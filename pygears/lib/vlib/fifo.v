==> flow/design.v <==
interface dti #(
                W_DATA = 64
                )();
   logic [W_DATA-1:0] data;
   logic              valid;
   logic              ready;
   modport producer (output data,
                     output valid,
                     input  ready);
   modport consumer (input  data,
                     input  valid,
                     output ready);
endinterface
module fifo
  #(
	  parameter DEPTH = 64,
    parameter THRESHOLD = 0,
    parameter DIN = 16,
    parameter REGOUT = 0
	  )
	 (
	  input logic           clk,
	  input logic           rst,
    output wire           din_ready,
    input wire            din_valid,
    input wire [DIN-1:0]  din_data,
    input wire            dout_ready,
    output wire           dout_valid,
    output wire [DIN-1:0] dout_data
	  ) ;
	 localparam CW = $clog2(DEPTH);
	 localparam WIDTH = DIN;
	 logic [WIDTH-1:0] ram [0:DEPTH-1];
	 logic [CW:0]      raddr_reg;
	 logic [CW:0]      raddr_next;
	 logic [CW:0]      waddr_reg;
	 logic [CW:0]      waddr_next;
   logic [CW:0]      fifo_load_tmp;
   logic [CW-1:0]    fifo_load;
   logic             fifo_valid;
   logic             out_ready;
   logic             out_valid;
   logic             out_handshake;
	 logic             we;
	 wire              dv = waddr_reg != raddr_reg;
   logic [WIDTH-1:0]  out_buff;
	 wire              eq_cnt = waddr_reg[CW-1:0] == raddr_reg[CW-1:0];
	 wire              eq_msb = waddr_reg[CW] == raddr_reg[CW];
	 wire              full = eq_cnt & ~eq_msb;
	 wire              empty = eq_cnt & eq_msb;
	 logic [WIDTH-1:0] in_buff;
   logic             thr_reached;
   assign fifo_load_tmp = waddr_reg - raddr_reg;
   assign fifo_load = fifo_load_tmp[CW-1 : 0];
   assign thr_reached = fifo_load > (THRESHOLD - 1);
   if ( THRESHOLD ) begin
      assign fifo_valid = ~empty && thr_reached;
   end else begin
      assign fifo_valid = ~empty;
   end
   assign in_buff = din_data;
	 assign dout_data = out_buff[WIDTH-1:0];
   assign dout_valid = out_valid;
   assign out_handshake = fifo_valid && out_ready;
   if (REGOUT) begin
      always @(posedge clk)
        begin
            if(rst) begin
              out_valid <= '0;
            end else if (out_ready) begin
              out_valid <= fifo_valid;
            end
        end
      assign out_ready = (!out_valid) | dout_ready;
      always @(posedge clk) begin
         if (out_ready) begin
            out_buff <= ram[raddr_reg[CW-1:0]];
         end
      end
   end else begin
      assign out_buff = ram[raddr_reg[CW-1:0]];
      assign out_valid = fifo_valid;
      assign out_ready = dout_ready;
   end
	 always @(posedge clk)
	   if (we == 1'b1)
		   ram[waddr_reg[CW-1:0]] <= in_buff;
	 always @(posedge clk)
	   if (rst)
		   begin
			    raddr_reg <= '0;
			    waddr_reg <= '0;
		   end
	   else
		   begin
			    raddr_reg <= raddr_next;
			    waddr_reg <= waddr_next;
		   end
	 wire ready = out_ready | ~full;
	 assign din_ready = ready;
	 always_comb  
	   if (din_valid & ready)
		   begin
			    we = 1'b1;
			    waddr_next = waddr_reg + 1'b1;
		   end
	   else
		   begin
			    we = 1'b0;
			    waddr_next = waddr_reg;
		   end
	 always_comb  
	   if (out_handshake) begin
			  raddr_next = raddr_reg + 1'b1;
		 end else begin
		   raddr_next = raddr_reg;
     end
endmodule
Reports on fifo
Tool output for the design above, in the order of the flow.
Line numbers count from 1 in the design file above.
Operators: Yosys type, input widths -> output width; for muxes data width and select width s.
Cell names lack the library's common part.
{ "setup": {"design": "fifo", "clk_port": "clk", "library": "sky130hd", "lib_corner": "tt_025C_1v80"} }

Word-level counts
Yosys after proc, flatten, opt, wreduce and memory -nomap, before mapping. Print and check cells are not counted. Equal cells are merged and count once.
Memory sizes are those after Yosys's memory passes, which may raise the word count (mostly to a power of two), join words into wider ones and drop unused or constant bits.
{ "classes": {"add_sub_neg": 2, "equal": 2, "n_mux": 6, "bitwise": 7, "reduce_logical": 1} }
{ "ops": {"columns": ["op", "n"], "rows": [
  ["$mux 6", 3],
  ["$mux 16", 1],
  ["$add 7x1->7 const B", 2],
  ["$eq 6x6->1", 1],
  ["$and 1x1->1", 3],
  ["$not 1->1", 3],
  ["$mux 1", 2],
  ["$eq 1x1->1", 1],
  ["$or 1x1->1", 1],
  ["$logic_and 1x1->1", 1]
]} }
{ "word_totals": {"register_bits": 14, "ramBits": 1024, "clocked_rd_ports_x_width": 16, "n_memories": 1, "inputBits": 20, "out_inout_bits": 18} }
{ "mem_list": {"columns": ["name", "size", "word_bits", "rd", "write_ports", "line", "text"], "rows": [
  ["ram", 64, 16, 1, 1, 33, "logic [WIDTH-1:0] ram [0:DEPTH-1];"]
]} }

Depth
Depth = most cells in a row (Yosys ltp): at word level without a register or memory, in the mapped netlist without a sequential cell, where the memories' decode and read muxes count.
{ "logic_depth": {"word_depth": 8, "abc_area": 0, "depth_mapped": 9} }

After synthesis
The flow's flattened synthesis, as Yosys stat reports it; memories are mapped. The netlist is that of the ABC_AREA named above (0 if unset); the other value can give another one.
{ "types": {"columns": ["type", "n"], "rows": [
  ["edfxtp_1", 1024],
  ["mux4_2", 269],
  ["mux2i_1", 51],
  ["dfxtp_1", 20],
  ["nor2_1", 101],
  ["buf_2", 38],
  ["a21oi_1", 32],
  ["clkbuf_1", 38],
  ["o22ai_1", 21],
  ["buf_4", 17],
  ["o31ai_1", 16],
  ["o21ai_0", 22],
  ["o221ai_1", 12],
  ["a211oi_1", 12],
  ["xor2_1", 10],
  ["o21ai_1", 13],
  ["nand2b_1", 9],
  ["xnor2_1", 5]
]} }
Other cell types: 35; their cells: 84.
{ "synth_totals": {"mapped_cells": 1794, "mapped_area_um2": 40114.7, "seq_area_um2": 31149.9, "flip_flops": 1044, "n_buf": 102} }

Timing after synthesis
OpenSTA on the mapped netlist: ideal clock, no wires. The path of least setup slack (recovery checks aside). Input and output delay are each 20% of the period. Register names are those of the netlist, which keeps one name where synthesis merged equal registers.
{ "synth_timing": {"path_kind": "input -> register", "start": "input port din_valid", "end": "memory ram[60][0]", "period_ns": 3.45, "in_delay_ns": 0.690, "t_arrival_ns": 2.498, "setup_slack_ns": 0.563, "path_delay_ns": 2.197, "stages": 5, "n_path_buf": 2, "period_less_setup_slack_ns": 2.887} }
"path_delay_ns" is the arrival time less input delay plus setup time.
"stages": output pins that drive a net of the path, with the launching flip-flop's if there is one; two outputs of one cell count as two.
"period_less_setup_slack_ns" is the clock period less the worst setup slack; recovery checks do not enter. This is arithmetic on one report: input and output delays are still those of the set period (20% each).
Between the ends stands the longest chain of elaborated cells between them, by number of cells; it is not shown to be the way that was timed. Of several equally long chains one is given.
Each line given opens the expression or statement behind the cell; cells for indexed reads and writes are added by Yosys, which also makes memories of some case tables.
Only ways into the end's enable, where the timed path ends, are counted here.
{ "synth_between": {"path_cell_list": "clkbuf_1 > o21ai_1 > or4b_1 > buf_2 > nor2_1", "elab_chain_len": 3, "cells_between": 4, "cone_lines": 2, "classes_between": "mux: 3; logic: 1"} }
{ "synth_lines": {"columns": ["element", "line", "text"], "rows": [
  ["start: declaration", 25, "input wire            din_valid,"],
  ["$and 1x1->1", 102, "if (din_valid & ready)"],
  ["$mux 1", 102, null],
  ["$mux 6", 86, "if (we == 1'b1)"],
  ["end: declaration", 33, "logic [WIDTH-1:0] ram [0:DEPTH-1];"]
]} }

Path in the finished layout
From the final timing report of entry A: the path of least setup slack in the routed layout; clock arrival at registers is part of the times.
{ "layout_timing": {"path_kind": "register -> output", "start": "register (name not given)", "end": "output port dout_data[0]", "period_ns": 5.02, "output_delay_ns": 1.00, "t_arrival_ns": 3.81, "setup_slack_ns": 0.20, "stages": 9, "n_path_buf": 3} }
{ "layout_between": {"path_cell_list": "dfxtp_4 > buf_4 > mux4_2 > mux2i_1 > a211oi_1 > o21ai_0 > buf_4 > o31ai_1 > clkdlybuf4s50_1"} }
{ "layout_lines": {"columns": ["element", "line", "text"], "rows": [
  ["end: declaration", 29, "output wire [DIN-1:0] dout_data"]
]} }
Chain of elaborated cells between the ends: none given.

==> results <==
Measured data: module fifo, platform sky130hd, 2 stored runs of the flow under differing settings, order arbitrary. Input and output delays are each 20% of the period that was set; the output load is 0.01 pF.
"achieved_period_ns": clock period set for the run, less the worst setup slack. It is reckoned from that one timing run; input and output delays stay at 20% of the period that was set.
"worst_path_time_ns" is the time allowed to the run's worst setup path (the clock period less input and output delay, where it has them) less its slack. Clock arrival times count: a late capture clock shortens it, a late launch clock lengthens it.
"power_total_mw": no workload was simulated; the value follows from the tool's default switching activity.

Entry A
==> flow/run.sh <==
#!/bin/bash
# the make line also repeats the synthesis and layout settings of config.mk as NAME=value (left out here)
make -C /OpenROAD-flow-scripts/flow DESIGN_CONFIG=/design/flow/config.mk WORK_HOME=/design/flow/orfs CLKGATE_MAP_FILE= finish
==> flow/config.mk <==
export PLATFORM = sky130hd
export DESIGN_NAME = fifo
export DESIGN_NICKNAME = fifo
export VERILOG_FILES = /design/flow/design.v
export SDC_FILE = /design/flow/constraint.sdc
export NUM_CORES = 4
export LEC_CHECK = 0
export ABC_AREA = 0
export CAP_MARGIN = 40
export CELL_PAD_IN_SITES_DETAIL_PLACEMENT = 0
export CELL_PAD_IN_SITES_GLOBAL_PLACEMENT = 2
export CORE_MARGIN = 2
export CORE_UTILIZATION = 58
export CTS_CLUSTER_DIAMETER = 45
export PLACE_DENSITY_LB_ADDON = 0.03
export SLEW_MARGIN = 30
==> flow/constraint.sdc <==
create_clock -name core_clock -period 5.02 [get_ports {clk}]
set_input_delay 1.0040 -clock core_clock [delete_from_list [all_inputs] [get_ports {clk}]]
set_output_delay 1.0040 -clock core_clock [all_outputs]
set_load 0.01 [all_outputs]

==> results of entry A, as JSON <==
{
  "worst_path_time_ns": 3.81,
  "worst_path_kind": "register -> output",
  "ws_setup_ns": 0.202,
  "dieArea_um2": 71283.7,
  "power_total_mw": 20.154,
  "finish.utilization_frac": 0.675,
  "yosys_chip_area_um2": 40114.7,
  "cell_area_final_um2": 46289.4,
  "final_setup_tns_ns": 0.000,
  "timing.hold.ws_ns": 0.562,
  "achieved_period_ns": 4.818
}

Entry B
==> flow/run.sh <==
#!/bin/bash
# the make line also repeats the synthesis and layout settings of config.mk as NAME=value (left out here)
make -C /OpenROAD-flow-scripts/flow DESIGN_CONFIG=/design/flow/config.mk WORK_HOME=/design/flow/orfs CLKGATE_MAP_FILE= finish
==> flow/config.mk <==
export PLATFORM = sky130hd
export DESIGN_NAME = fifo
export DESIGN_NICKNAME = fifo
export VERILOG_FILES = /design/flow/design.v
export SDC_FILE = /design/flow/constraint.sdc
export NUM_CORES = 4
export LEC_CHECK = 0
export ABC_AREA = 0
export CAP_MARGIN = 10
export CELL_PAD_IN_SITES_DETAIL_PLACEMENT = 0
export CORE_ASPECT_RATIO = 0.6
export CORE_MARGIN = 8
export CORE_UTILIZATION = 27
export CTS_CLUSTER_DIAMETER = 389
export CTS_CLUSTER_SIZE = 16
export GPL_ROUTABILITY_DRIVEN = 0
export HOLD_SLACK_MARGIN = -0.04
export MAX_ROUTING_LAYER = met4
export MIN_ROUTING_LAYER = met1
export PLACE_DENSITY = 0.79
export SETUP_SLACK_MARGIN = 0.58
export SLEW_MARGIN = 5
==> flow/constraint.sdc <==
create_clock -name core_clock -period 3.41 [get_ports {clk}]
set_input_delay 0.6820 -clock core_clock [delete_from_list [all_inputs] [get_ports {clk}]]
set_output_delay 0.6820 -clock core_clock [all_outputs]
set_load 0.01 [all_outputs]

==> results of entry B, as JSON <==
{
  "worst_path_time_ns": 3.18,
  "worst_path_kind": "register -> output",
  "ws_setup_ns": -0.447,
  "dieArea_um2": 161568.0,
  "power_total_mw": 26.878,
  "finish.utilization_frac": 0.332,
  "yosys_chip_area_um2": 40114.7,
  "cell_area_final_um2": 49008.3,
  "final_setup_tns_ns": -5.896,
  "timing.hold.ws_ns": 0.508,
  "achieved_period_ns": 3.857
}
